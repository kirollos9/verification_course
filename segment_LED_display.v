==> flow/design.v <==
package testing_pkg;
	typedef enum {ADD,SUB,MULT,DIV} opcode_e;
endpackage
module segment_LED_display(hexa, clk, a, b, c, d, e, f, g);
	input [3:0] hexa;
	input clk;
	output reg a,b,c,d,e,f,g;
	reg [6:0] display_out;
	always @(*) begin
		case(hexa)
			4'h0 : display_out = 7'b111_1110;
			4'h1 : display_out = 7'b011_0000;
			4'h2 : display_out = 7'b110_1101;
			4'h3 : display_out = 7'b111_1001;
			4'h4 : display_out = 7'b011_0011;
			4'h5 : display_out = 7'b101_1011;
			4'h6 : display_out = 7'b101_1111;
			4'h7 : display_out = 7'b111_0000;
			4'h8 : display_out = 7'b111_1111;
			4'h9 : display_out = 7'b111_1011;
			4'hA : display_out = 7'b111_0111;
			4'hB : display_out = 7'b001_1111;
			4'hC : display_out = 7'b100_1110;
			4'hD : display_out = 7'b011_1101;
			4'hE : display_out = 7'b100_1111;
			4'hF : display_out = 7'b100_0111;
			default: display_out = 7'b0;
		endcase
	end
	always @(posedge clk) begin
		a <= display_out[6];
		b <= display_out[5];
		c <= display_out[4];
		d <= display_out[3];
		e <= display_out[2];
		f <= display_out[1];
		g <= display_out[0];
	end
endmodule
### Step by step through the tools: segment_LED_display

The steps from the RTL of segment_LED_display to its reports follow in flow order.
Line numbers count from 1 in the design file above.
Not given: -

| inputs | value |
|---|---|
| top | segment_LED_display |
| clock | clk |
| cell library | sky130hd |
| corner | tt_025C_1v80 |

### Word-level counts

Counts by Yosys on the flattened word-level netlist (proc, flatten, opt, wreduce; memories kept). Register bits leave out memories and registers merged into their read ports (data or address); mux counts leave out enables and synchronous resets folded into registers. Print and check cells are left out. Cells with the same type and inputs are merged into one.
Memory sizes are those after Yosys's memory passes, which may raise the word count (mostly to a power of two), join words into wider ones and drop unused or constant bits.

| word-level totals | value |
|---|---|
| clocked read ports x word width | 7 |
| cells after elaboration | 1 |
| flip-flop bits (word level) | 0 |
| input bits | 5 |
| ROM bits | 112 |
| memories | 1 |
| output and inout port bits | 7 |

Memory list:

| name | depth | bits a word | read ports | wr ports | RTL line | RTL |
|---|---|---|---|---|---|---|
| (no name shown) | 16 | 7 | 1 | 0 | 10 | `case(hexa)` |

### Longest topological paths

Longest topological path by Yosys (ltp), each cell counted once; first at word level (registers and memories cut), then after technology mapping (sequential cells cut; the memories' decode and read muxes count).

| logic depth | value |
|---|---|
| word-level depth | 0 |
| ABC_AREA | 0 |
| depth in mapped cells | 4 |
| depth with buffers taken out | 4 |

### Mapped cells and area

The flow's flattened synthesis, as Yosys stat reports it; memories are mapped. The netlist is that of the ABC_AREA named above (0 if unset); the other value can give another one.

| mapped netlist | value |
|---|---|
| buffers | 2 |
| cell area after synthesis | 0.0004279 sq mm |
| sequential part of the area | 0.0001401 sq mm |
| mapped flip-flops | 7 |
| cells in the netlist | 40 |

Cells by type:

| cell type | count | area in all (sq um) |
|---|---|---|
| sky130_fd_sc_hd__dfxtp_1 | 7 | 140.134 |
| sky130_fd_sc_hd__ha_1 | 7 | 87.584 |
| sky130_fd_sc_hd__mux2_2 | 3 | 33.782 |
| sky130_fd_sc_hd__mux4_1 | 1 | 26.275 |
| sky130_fd_sc_hd__mux2i_1 | 2 | 20.019 |
| sky130_fd_sc_hd__inv_1 | 5 | 18.768 |
| sky130_fd_sc_hd__a21oi_1 | 3 | 15.014 |
| sky130_fd_sc_hd__buf_6 | 1 | 11.261 |
| sky130_fd_sc_hd__nor3_1 | 2 | 10.01 |
| sky130_fd_sc_hd__o31a_2 | 1 | 10.01 |
| sky130_fd_sc_hd__o32a_1 | 1 | 10.01 |
| sky130_fd_sc_hd__a31o_1 | 1 | 8.758 |
| sky130_fd_sc_hd__nand3b_1 | 1 | 7.507 |
| sky130_fd_sc_hd__or2b_1 | 1 | 7.507 |
| sky130_fd_sc_hd__nand2b_1 | 1 | 6.256 |
| sky130_fd_sc_hd__nor2b_1 | 1 | 6.256 |
| sky130_fd_sc_hd__buf_2 | 1 | 5.005 |
| sky130_fd_sc_hd__nand2_1 | 1 | 3.754 |

### Timing after synthesis

Source: OpenSTA report_checks on the synthesized netlist (no wires, ideal clock, input and output delay 20% of the period each), path of least setup slack; recovery checks are left aside. Register names are those of the netlist, which keeps one name where synthesis merged equal registers.

| path post-synthesis | value |
|---|---|
| path type | input-to-reg |
| start | in hexa[0] |
| end | reg d |
| clock period | 1.57 ns |
| path slack | 0.305 ns |
| driving pins on the path | 3 |
| input delay | 0.314 ns |
| launch time at the first pin | 0.314 ns |
| library setup time | 0.136 ns |
| data required time | 1.434 ns |
| arrival | 1.129 ns |
| buffers on the path | 0 |
| path delay | 0.951 ns |
| period reached after synthesis | 1.265 ns |

"path delay" = arrival - input delay + setup time.
"driving pins on the path": output pins that drive a net of the path, with the launching flip-flop's if there is one; two outputs of one cell count as two.
"period reached after synthesis" is the clock period less the worst setup slack; recovery checks do not enter. This is arithmetic on one report: input and output delays are still those of the set period (20% each).

| between the ends, post-synthesis | value |
|---|---|
| cell sequence | sky130_fd_sc_hd__inv_1 > sky130_fd_sc_hd__ha_1 > sky130_fd_sc_hd__mux4_1 |

RTL lines, path post-synthesis:

| what | RTL line | RTL |
|---|---|---|
| start: declaration | 5 | `input [3:0] hexa;` |
| end: declaration | 7 | `output reg a,b,c,d,e,f,g;` |

Chain of elaborated cells between the ends: none given.

### Worst path after layout

From the final timing report of run 1: the path of least setup slack in the routed layout; clock arrival at registers is part of the times.

| path post-layout | value |
|---|---|
| path type | input-to-reg |
| start | in hexa[0] |
| end | reg d |
| clock period | 0.794 ns |
| arrival | 0.98 ns |
| data required time | 0.92 ns |
| driving pins on the path | 4 |
| library setup time | 0.13 ns |
| buffers on the path | 1 |
| launch time at the first pin | 0.16 ns |
| input delay | 0.16 ns |
| path slack | -0.06 ns |

| between the ends, post-layout | value |
|---|---|
| cell sequence | sky130_fd_sc_hd__buf_12 > sky130_fd_sc_hd__inv_8 > sky130_fd_sc_hd__ha_4 > sky130_fd_sc_hd__mux4_2 |

RTL lines, path post-layout:

| what | RTL line | RTL |
|---|---|---|
| start: declaration | 5 | `input [3:0] hexa;` |
| end: declaration | 7 | `output reg a,b,c,d,e,f,g;` |

Chain of elaborated cells between the ends: none given.

==> runs of segment_LED_display <==
Stored flow runs of segment_LED_display (2 of them; Yosys, OpenROAD, sky130hd). They differ in their settings and are not a sequence. Constraints: input delay and output delay 20% of the set period each, output load 0.01 pF.
"achieved period" = clock period - worst setup slack. The figure is calculated, with input and output delays left at 20% of the set period.
"time on the worst setup path" means the part of the period allowed to the worst setup path (the constraints hold back 20% at inputs and 20% at outputs) less its slack; where the path has registers, the arrival times of their clocks count too.
"power consumption": no workload was simulated; the value follows from the tool's default switching activity.

#### Run 1

| setting | value |
|---|---|
| period_ns | `0.794` |
| CORE_UTILIZATION | `33` |
| SETUP_SLACK_MARGIN | `-0.02` |
| HOLD_SLACK_MARGIN | `0.0` |
| CORE_MARGIN | `6` |
| TNS_END_PERCENT | `75` |
| CTS_CLUSTER_SIZE | `52` |
| CTS_CLUSTER_DIAMETER | `217` |
| CAP_MARGIN | `0` |
| SLEW_MARGIN | `20` |

| result | value |
|---|---|
| time on the worst setup path | 0.70 ns |
| worst setup path type | input-to-reg |
| std-cell area (final layout) | 0.0007194 sq mm |
| lowest hold slack | 0.287 ns |
| power consumption | 1.013 mW |
| achieved period | 0.858 ns |
| summed negative setup slack | -0.333 ns |
| post-layout utilization | 0.622 |
| smallest setup slack | -0.064 ns |
| chip area after synthesis (Yosys) | 0.0004279 sq mm |
| overall die area | 0.002305 sq mm |

#### Run 2

| setting | value |
|---|---|
| period_ns | `0.955` |
| CORE_UTILIZATION | `49` |
| PLACE_DENSITY_LB_ADDON | `0.22` |
| CORE_MARGIN | `6` |
| CELL_PAD_IN_SITES_GLOBAL_PLACEMENT | `1` |
| TNS_END_PERCENT | `55` |
| GPL_TIMING_DRIVEN | `0` |
| GPL_ROUTABILITY_DRIVEN | `0` |
| CAP_MARGIN | `20` |
| SLEW_MARGIN | `20` |

Unfinished; error PDN-0185 in floorplanning.
