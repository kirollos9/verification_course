==> flow/design.v <==
package testing_pkg;
	typedef enum {ADD,SUB,MULT,DIV} opcode_e;
endpackage
module ALU_4_bit (
    input  clk,
    input  reset,
    input  [1:0] Opcode,	 
    input  signed [3:0] A,	 
    input  signed [3:0] B,	 
    output reg signed [4:0] C  
		  );
   reg signed [4:0] 	    Alu_out;  
   localparam 		    Add	           = 2'b00;  
   localparam 		    Sub	           = 2'b01;  
   localparam 		    Not_A	         = 2'b10;  
   localparam 		    ReductionOR_B  = 2'b11;  
   always @* begin
      case (Opcode)
      	Add:            Alu_out = A + B;
      	Sub:            Alu_out = A - B;
      	Not_A:          Alu_out = ~A;
      	ReductionOR_B:  Alu_out = |B;
        default:  Alu_out = 5'b0;
      endcase
   end  
   always @(posedge clk or posedge reset) begin
      if (reset)
	     C <= 5'b0;
      else
	     C<= Alu_out;
   end
endmodule
## From RTL to reports: ALU_4_bit

Tool output for the design above, in the order of the flow.
Line numbers count from 1 in the design file above.
Not given: -

| design | value |
|---|---|
| design top | ALU_4_bit |
| clock input | clk |
| standard-cell library | sky130hd |
| timing corner | tt_025C_1v80 |

## Word level

Yosys after proc, flatten, opt, wreduce and memory -nomap, before mapping. Enables and synchronous resets that opt folds into registers are not counted as muxes. Memory bits, and registers merged into a memory's read port (data or address), are not among the register bits. Print and check cells are not counted. Equal cells are merged and count once.

| bit counts | value |
|---|---|
| flip-flop bits (word level) | 5 |
| latch bits | 0 |
| bits in writable memories | 0 |
| ROM bits | 0 |
| word width x clocked read ports | 0 |
| memories | 0 |
| bits of input ports | 12 |
| output and inout port bits | 5 |
| elaborated cells | 10 |

| cells by class | value |
|---|---|
| add/sub/neg operators | 2 |
| multipliers | 0 |
| divide/modulo/power cells | 0 |
| magnitude comparators | 0 |
| eq/ne operators | 3 |
| shift-type cells | 0 |
| mux-type cells | 1 |
| bitwise gates (word level) | 1 |
| reductions and logical operators | 2 |

Operators with widths:

| cell | count |
|---|---|
| 5-bit parallel mux with 4-bit select | 1 |
| 4-bit by 4-bit adder with 5-bit output | 1 |
| 4-bit by 4-bit subtractor with 5-bit output | 1 |
| 4-bit NOT with 5-bit output | 1 |
| 2-bit == test with constant B | 2 |
| 4-bit OR reduction | 1 |
| 2-bit by 1-bit == test with 1-bit output with constant B | 1 |
| 2-bit logical NOT | 1 |

## Depth

Depth = most cells in a row (Yosys ltp): at word level without a register or memory, in the mapped netlist without a sequential cell, where the memories' decode and read muxes count.

| logic depth | value |
|---|---|
| word-level depth | 2 |
| ABC_AREA | 0 |
| depth in mapped cells | 9 |
| depth with buffers taken out | 9 |

## Mapped cells and area

Source: synth_stat.txt of the flow (Yosys; design flattened, memories mapped). It holds for the ABC_AREA given above (unset counts as 0); a run with the other value may have another netlist.
Totals and module areas in this step are rounded.

Cells by type:

| type | count | area in all (um^2) |
|---|---|---|
| sky130_fd_sc_hd__dfrtp_1 | 5 | 125.12 |
| sky130_fd_sc_hd__ha_1 | 5 | 62.56 |
| sky130_fd_sc_hd__inv_1 | 8 | 30.029 |
| sky130_fd_sc_hd__fa_1 | 1 | 20.019 |
| sky130_fd_sc_hd__nor2b_1 | 3 | 18.768 |
| sky130_fd_sc_hd__xnor2_1 | 2 | 17.517 |
| sky130_fd_sc_hd__xor2_1 | 2 | 17.517 |
| sky130_fd_sc_hd__a21oi_1 | 3 | 15.014 |
| sky130_fd_sc_hd__o211ai_1 | 2 | 15.014 |
| sky130_fd_sc_hd__nand2b_1 | 2 | 12.512 |
| sky130_fd_sc_hd__o22ai_1 | 2 | 12.512 |
| sky130_fd_sc_hd__mux2_1 | 1 | 11.261 |
| sky130_fd_sc_hd__nor2_1 | 3 | 11.261 |
| sky130_fd_sc_hd__a2111oi_1 | 1 | 10.01 |
| sky130_fd_sc_hd__mux2i_1 | 1 | 10.01 |
| sky130_fd_sc_hd__nand3_1 | 2 | 10.01 |
| sky130_fd_sc_hd__nor4bb_1 | 1 | 10.01 |
| sky130_fd_sc_hd__o21ai_1 | 2 | 10.01 |

Not listed: further types 12, cells in them 12.

| synthesis totals | value |
|---|---|
| mapped cells | 58 |
| cell area after synthesis | 504 um^2 |
| sequential area | 125 um^2 |
| flip-flop cells | 5 |
| buffers | 1 |

## Worst setup path after synthesis

OpenSTA on the mapped netlist: ideal clock, no wires. The path of least setup slack (recovery checks aside). Input and output delay are each 20% of the period. Register names are those of the netlist, which keeps one name where synthesis merged equal registers.

| path after synthesis | value |
|---|---|
| path kind | input-to-reg |
| from | input port Opcode[1] |
| to | register C[4] |
| period | 2460 ps |
| external input delay | 492 ps |
| library setup time | 69 ps |
| launch time at the first pin | 492 ps |
| arrival time | 2221 ps |
| required time | 2391 ps |
| slack | 170 ps |
| delay of the path | 1798 ps |
| driving pins on the path | 8 |
| buffers on the path | 1 |
| synthesis period reached | 2290 ps |

"delay of the path" is the arrival time less input delay plus setup time.
"driving pins on the path" counts driving pins, that of a launching flip-flop among them; a cell with two outputs on the path counts twice.
"synthesis period reached" is the clock period less the worst setup slack; recovery checks do not enter. This is arithmetic on one report: input and output delays are still those of the set period (20% each).
Between the ends stands the longest chain of elaborated cells between them, by number of cells; it is not shown to be the way that was timed. Of several equally long chains one is given.
Each line given opens the expression or statement behind the cell; cells for indexed reads and writes are added by Yosys, which also makes memories of some case tables.

| between the ends, after synthesis | value |
|---|---|
| cells stage by stage | sky130_fd_sc_hd__buf_2 > sky130_fd_sc_hd__nand2b_1 > sky130_fd_sc_hd__mux2i_1 > sky130_fd_sc_hd__fa_1 > sky130_fd_sc_hd__a21o_1 > sky130_fd_sc_hd__a21oi_1 > sky130_fd_sc_hd__mux2_1 > sky130_fd_sc_hd__nand3_1 |
| cells in the longest elaborated chain | 2 |
| elaborated cells between the ends (all ways) | 5 |
| RTL lines with such cells | 1 |
| classes of those cells | eq/ne (3); mux (1); reduce/logical (1) |

RTL lines, path after synthesis:

| item | RTL line | source |
|---|---|---|
| start, declared | 7 | `input [1:0] Opcode,` |
| 2-bit == test | 18 | `case (Opcode)` |
| 5-bit parallel mux with 4-bit select | 18 |  |
| end, assigned | 28 | `C <= 5'b0;` |
| end, assigned | 30 | `C<= Alu_out;` |
| end, declared | 10 | `output reg signed [4:0] C` |

## Timing after layout

From the final timing report of run B: the path of least setup slack in the routed layout; clock arrival at registers is part of the times.
The path's times are printed in steps of 10 ps; the period is the one set.

| path post-layout | value |
|---|---|
| path kind | input-to-reg |
| from | input port B[2] |
| to | register C[4] |
| period | 1910 ps |
| external input delay | 380 ps |
| library setup time | 60 ps |
| launch time at the first pin | 380 ps |
| arrival time | 2130 ps |
| required time | 2090 ps |
| slack | -40 ps |
| driving pins on the path | 8 |
| buffers on the path | 2 |

Between the ends stands the longest chain of elaborated cells between them, by number of cells; it is not shown to be the way that was timed. Of several equally long chains one is given.

| between the ends, post-layout | value |
|---|---|
| cells stage by stage | sky130_fd_sc_hd__dlygate4sd2_1 > sky130_fd_sc_hd__buf_4 > sky130_fd_sc_hd__xnor2_2 > sky130_fd_sc_hd__ha_1 > sky130_fd_sc_hd__a21o_4 > sky130_fd_sc_hd__a21oi_4 > sky130_fd_sc_hd__mux2_4 > sky130_fd_sc_hd__nand3_2 |
| cells in the longest elaborated chain | 2 |
| elaborated cells between the ends (all ways) | 3 |
| RTL lines with such cells | 3 |
| classes of those cells | add/sub (2); mux (1) |

RTL lines, path post-layout:

| item | RTL line | source |
|---|---|---|
| start, declared | 9 | `input signed [3:0] B,` |
| 4-bit by 4-bit subtractor with 5-bit output | 20 | `Sub: Alu_out = A - B;` |
| 5-bit parallel mux with 4-bit select | 18 | `case (Opcode)` |
| end, assigned | 28 | `C <= 5'b0;` |
| end, assigned | 30 | `C<= Alu_out;` |
| end, declared | 10 | `output reg signed [4:0] C` |

Lab notebook: ALU_4_bit

Module ALU_4_bit, platform sky130hd: 2 stored runs of the flow (Yosys, OpenROAD) with differing settings, in no particular order. Input and output delays are each 20% of the period that was set; the output load is 0.01 pF.
"clock period reached" means the clock period less the worst setup slack. The figure is calculated, with input and output delays left at 20% of the set period.
By "critical path time" is meant the share of the clock period that the worst setup path is allowed (20% is reserved at inputs, 20% at outputs), minus its slack. Clock arrival times at its registers enter into it.
"total power of the final layout": no workload was simulated; the value follows from the tool's default switching activity.
"critical path time" is known to 10 ps.
Measured values are rounded.

#### Run A

| setting | value |
|---|---|
| period_ns | `2.57` |
| CORE_UTILIZATION | `62` |
| CAP_MARGIN | `20` |
| CORE_MARGIN | `2` |
| SLEW_MARGIN | `20` |

Did not finish, floorplanning stopped with PDN-0185.

#### Run B

| setting | value |
|---|---|
| period_ns | `1.91` |
| CORE_UTILIZATION | `33` |
| PLACE_DENSITY_LB_ADDON | `0.01` |
| CELL_PAD_IN_SITES_DETAIL_PLACEMENT | `1` |
| GPL_ROUTABILITY_DRIVEN | `1` |
| CTS_CLUSTER_SIZE | `50` |
| CAP_MARGIN | `40` |
| MAX_ROUTING_LAYER | `met4` |
| CORE_MARGIN | `2` |
| SLEW_MARGIN | `20` |

| result | value |
|---|---|
| setup slack of the worst path | -37 ps |
| chip area in the Yosys report | 504 um^2 |
| clock period reached | 1947 ps |
| area of the die | 1860 um^2 |
| standard-cell area of the final layout | 1000 um^2 |
| sum of negative setup slack | -37 ps |
| total power of the final layout | 0.577 mW |
| utilization after routing | 67.9% |
| critical path time | 1560 ps |
| worst setup path kind | input-to-reg |
